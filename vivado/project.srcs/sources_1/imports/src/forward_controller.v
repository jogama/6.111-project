==> flow/design.v <==
module forward_controller #(parameter SENSOR_COUNT='d2,
			    parameter WIDTH_SPEED=6, 
			    parameter WIDTH_CMD=8)
   (input reset, clk, enable,
    input [WIDTH_SPEED-1:0]   speed,  
    input [SENSOR_COUNT-1:0] sensor_array,
    output reg signed [WIDTH_CMD-1:0]  wheel_left, wheel_right);
   parameter SENSOR_MIDDLE = (SENSOR_COUNT >> 1) + SENSOR_COUNT[0];
   reg [SENSOR_MIDDLE:0]     index = 0;  
   reg [7:0] 		     accumulator_wl;
   reg [7:0] 		     accumulator_wr;   
   always @ (posedge clk) begin
      if(reset || !enable) begin
	 index       <= 0;
	 wheel_left  <= 0;
	 wheel_right <= 0;
	 accumulator_wl <= 0;
	 accumulator_wr <= 0;
      end
      else if (enable) begin
	 if(index < SENSOR_MIDDLE) begin
	    accumulator_wr <= accumulator_wr 
			      + sensor_array[index] * (index + 1);
	    accumulator_wl <= accumulator_wl
			      + sensor_array[SENSOR_COUNT-index] * (index + 1);
	    index <= index + 1;
	 end
	 else if(index == SENSOR_MIDDLE) begin
	    accumulator_wr <= accumulator_wr - sensor_array[SENSOR_MIDDLE];
	    accumulator_wl <= accumulator_wl - sensor_array[SENSOR_MIDDLE];
	    wheel_left  <= speed * accumulator_wl;
	    wheel_right <= speed * accumulator_wr;
	    index <= 0;
	 end
      end  
   end  
endmodule  
module bangbang_controller #(parameter WIDTH_SPEED=6,
			     parameter WIDTH_CMD=8)
   (input reset, clk, enable, sensor_right, sensor_left,
    input [WIDTH_SPEED-1:0] speed, 
    output signed [WIDTH_CMD-1:0] wheel_left, wheel_right);
   parameter LEFT = 'b10;
   parameter RIGHT = 'b01;
   parameter BOTH = 'b11;
   reg [1:0] state;
   reg [1:0] next_state;
   reg signed [2:0] ctrl_l;
   reg signed [2:0] ctrl_r;   
   wire signed [6:0] speed_signed = {1'b0, speed};
   assign wheel_left  = enable ? ctrl_l * speed_signed : 0;
   assign wheel_right = enable ? ctrl_r * speed_signed : 0;
   always @ (posedge clk) begin
      if(reset) begin
	 state  <= 0;
	 ctrl_l <= 0;
	 ctrl_r <= 0;
	 next_state <= 0;
      end
      else begin
	 next_state <= {~sensor_left, ~sensor_right};  
	 if(state != next_state) begin
	    if(next_state == BOTH) begin
	       if(state == LEFT) begin
		  ctrl_r <= -1;
		  ctrl_l <=  1;
	       end else if(state == RIGHT) begin
		  ctrl_r <=  1;
		  ctrl_l <= -1;
	       end else if(state == 0) begin
		  ctrl_r <=  1;
		  ctrl_l <= -1;
	       end
	    end  
	    else if(next_state == 0) begin
	       ctrl_r <= 1;
	       ctrl_l <= 1;
	    end else if(next_state == RIGHT) begin
	       ctrl_r <= 1;
	       ctrl_l <= 0;
	    end else if(next_state == LEFT) begin
	       ctrl_r <= 0;
	       ctrl_l <= 1;
	    end
	    state <= next_state;
	 end  
      end  
   end  
endmodule  
# Step by step through the tools: forward_controller
# Tool output for the design above, in the order of the flow.
# Lines are those of the file above, counted from 1.
# Operators: Yosys type, input widths -> output width; for muxes data width and select width s.
# Cell names lack the library's common part.
# The mark n/a stands for no value.
# setup
top	forward_controller
clk_port	clk
library	sky130hd
corner	tt_025C_1v80

# Elaborated design
# Yosys after proc, flatten, opt, wreduce and memory -nomap, before mapping. Memory bits, and registers merged into a memory's read port (data or address), are not among the register bits. Print and check cells are not counted. Equal cells are merged and count once.
# bits
out_inout_bits	16
memories	0
clocked_rd_ports_x_width	0
elab_cells	31
mem_bits_rw	0
romBits	0
ff_bits	34
in_bits	11
latchBits	0
# classes
cmp	1
addsub	6
multipliers	4
n_logic	1
n_eq	1
mux	6
reduce_logical	5
n_shift	2
n_div	0
# op_table
cell	count
$mul 6x8->8	2
$mux 8	4
$sub 8x1->8	2
$add 8x8->8	2
$mul 1x3->4	2
$mux 2	2
$add 2x1->3 const B	1
$sub 2x2->3 const A	1
$shiftx 2x3->1	1
$reduce_and 3->1	1
$lt 2x1->1 const B	1
$eq 2x1->1 const B	1
$shiftx 2x2->1	1
$reduce_and 2->1	1
$reduce_bool 2->1	1
$logic_or 1x1->1	1
$not 1->1	1
$logic_not 1->1	1

# Logic depth
# Longest topological path by Yosys (ltp), each cell counted once; first at word level (registers and memories cut), then after technology mapping (sequential cells cut; the memories' decode and read muxes count).
# depth
ltp_word	5
abc_area	1
depth_mapped	21
ltp_nobuf	19

# Mapped cells and area
# Source: synth_stat.txt of the flow (Yosys; design flattened, memories mapped). It holds for the ABC_AREA given above (unset counts as 0); a run with the other value may have another netlist.
# by_type
cell_type	count	type_area_um2
dfxtp_1	34	680.653
nand2_1	158	593.069
fa_1	28	560.538
ha_1	39	487.968
inv_1	110	412.896
nor2_1	45	168.912
nand3_1	31	155.149
a21oi_1	28	140.134
o21ai_0	23	115.11
xnor2_1	6	52.55
xor2_1	6	52.55
buf_2	7	35.034
nand2_2	5	31.28
a21o_1	4	30.029
o21bai_1	4	30.029
inv_2	7	26.275
buf_4	3	22.522
clkbuf_1	6	22.522
# Not listed: further types 16, cells in them 25.
# synth_totals
area_um2	3796.1
ff_cells	34
buffers	19
mapped_cells	569
sequential_area_um2	680.7

# Path before layout
# OpenSTA on the mapped netlist: ideal clock, no wires. The path of least setup slack (recovery checks aside). Input and output delay are each 20% of the period. Register names are those of the netlist, which keeps one name where synthesis merged equal registers.
# synth_path
kind	input-to-reg
start	input speed[1]
end	register wheel_left[7]
input_delay_ns	1.262
path_slack_ns	1.917
required_ns	6.201
setup_time_ns	0.109
clock_period_ns	6.31
delay_ns	3.131
path_stages	18
n_path_buf	2
arrival_time_ns	4.284
t_first_pin_ns	1.262
period_less_setup_slack_ns	4.393
# "delay_ns" = arrival - input delay + setup time.
# "path_stages": output pins that drive a net of the path, with the launching flip-flop's if there is one; two outputs of one cell count as two.
# "period_less_setup_slack_ns" = period - worst setup slack (recovery checks aside). The figure is calculated, with input and output delays left at 20% of the set period.
# Between the ends stands the longest chain of elaborated cells between them, by number of cells; it is not shown to be the way that was timed. Of several equally long chains one is given.
# A line is the first line of the expression or statement that the cell stems from. Yosys adds cells for indexed reads and writes and turns some case tables into memories.
# synth_via
path_cell_list	clkbuf_2 clkbuf_1 nand2_1 fa_1 fa_1 fa_1 inv_1 ha_1 nand2_1 nand2_1 nor2_1 nor2_1 nor2_1 nand2_1 nand3_1 nand3_1 nand2_1 inv_1
elab_chain_len	1
cone_cells	1
cone_lines	1
cone_classes	mul: 1
# synth_rtl
element	line_no	source
from (decl)	5	input [WIDTH_SPEED-1:0]   speed,
$mul 6x8->8	31	wheel_left <= speed * accumulator_wl;
to (assign)	15	wheel_left <= 0;
to (assign)	31
to (decl)	7	output reg signed [WIDTH_CMD-1:0]  wheel_left, wheel_right);

# Path in the finished layout
# From the final timing report of run A: the path of least setup slack in the routed layout; clock arrival at registers is part of the times.
# layout_path
kind	input-to-reg
start	input speed[2]
end	register wheel_right[7]
arrival_time_ns	3.64
input_delay_ns	0.64
t_first_pin_ns	0.64
required_ns	3.41
setup_time_ns	0.09
clock_period_ns	3.21
n_path_buf	3
path_stages	20
path_slack_ns	-0.23
# Between the ends stands the longest chain of elaborated cells between them, by number of cells; it is not shown to be the way that was timed. Of several equally long chains one is given.
# layout_via
path_cell_list	buf_8 buf_6 buf_6 nand2_2 inv_2 fa_1 ha_4 fa_1 inv_2 fa_2 inv_2 nand3_2 nand2_2 nor2_2 nor2_1 nand2_1 nand3_1 nand3_1 nand2_1 inv_1
elab_chain_len	1
cone_cells	1
cone_lines	1
cone_classes	mul: 1
# layout_rtl
element	line_no	source
from (decl)	5	input [WIDTH_SPEED-1:0]   speed,
$mul 6x8->8	32	wheel_right <= speed * accumulator_wr;
to (assign)	16	wheel_right <= 0;
to (assign)	32
to (decl)	7	output reg signed [WIDTH_CMD-1:0]  wheel_left, wheel_right);

# Module forward_controller, platform sky130hd: 2 stored runs of the flow (Yosys, OpenROAD) with differing settings, in no particular order. Input and output delays are each 20% of the period that was set; the output load is 0.01 pF.
# "achieved_clock_period_ns" is the run's clock period less its worst setup slack. It is reckoned from that one timing run; input and output delays stay at 20% of the period that was set.
# "worst_path_time_ns" is the time allowed to the run's worst setup path (the clock period less input and output delay, where it has them) less its slack. Clock arrival times count: a late capture clock shortens it, a late launch clock lengthens it.
# "final_power_mw" is the tool's figure for a default switching activity; nothing was simulated.
# Among the settings, . means not set for that run.
name,run A,run B
period_ns,3.21,6.6
CORE_UTILIZATION,65,25
PLACE_DENSITY_LB_ADDON,0.08,0.21
ABC_AREA,1,1
GPL_TIMING_DRIVEN,1,0
GPL_ROUTABILITY_DRIVEN,1,1
CTS_CLUSTER_SIZE,77,.
SLEW_MARGIN,5,20
CAP_MARGIN,20,20
CORE_MARGIN,2,2
SETUP_SLACK_MARGIN,.,0.85
CORE_ASPECT_RATIO,.,0.82
CELL_PAD_IN_SITES_GLOBAL_PLACEMENT,.,3
CELL_PAD_IN_SITES_DETAIL_PLACEMENT,.,2
MAX_ROUTING_LAYER,.,met4
ys_area_um2,3796.1,3796.1
die_um2,6467.4,16191.1
final_cell_area_um2,4712.0,4395.5
finalUtil_frac,0.845,0.298
worstSetupSlack_ns,-0.228,1.455
total_negative_slack_ns,-0.444,0.000
holdWs_ns,0.479,0.478
final_power_mw,1.438,0.6931
achieved_clock_period_ns,3.438,5.145
worst_path_time_ns,2.80,3.83
worst_path_kind,input-to-reg,input-to-reg
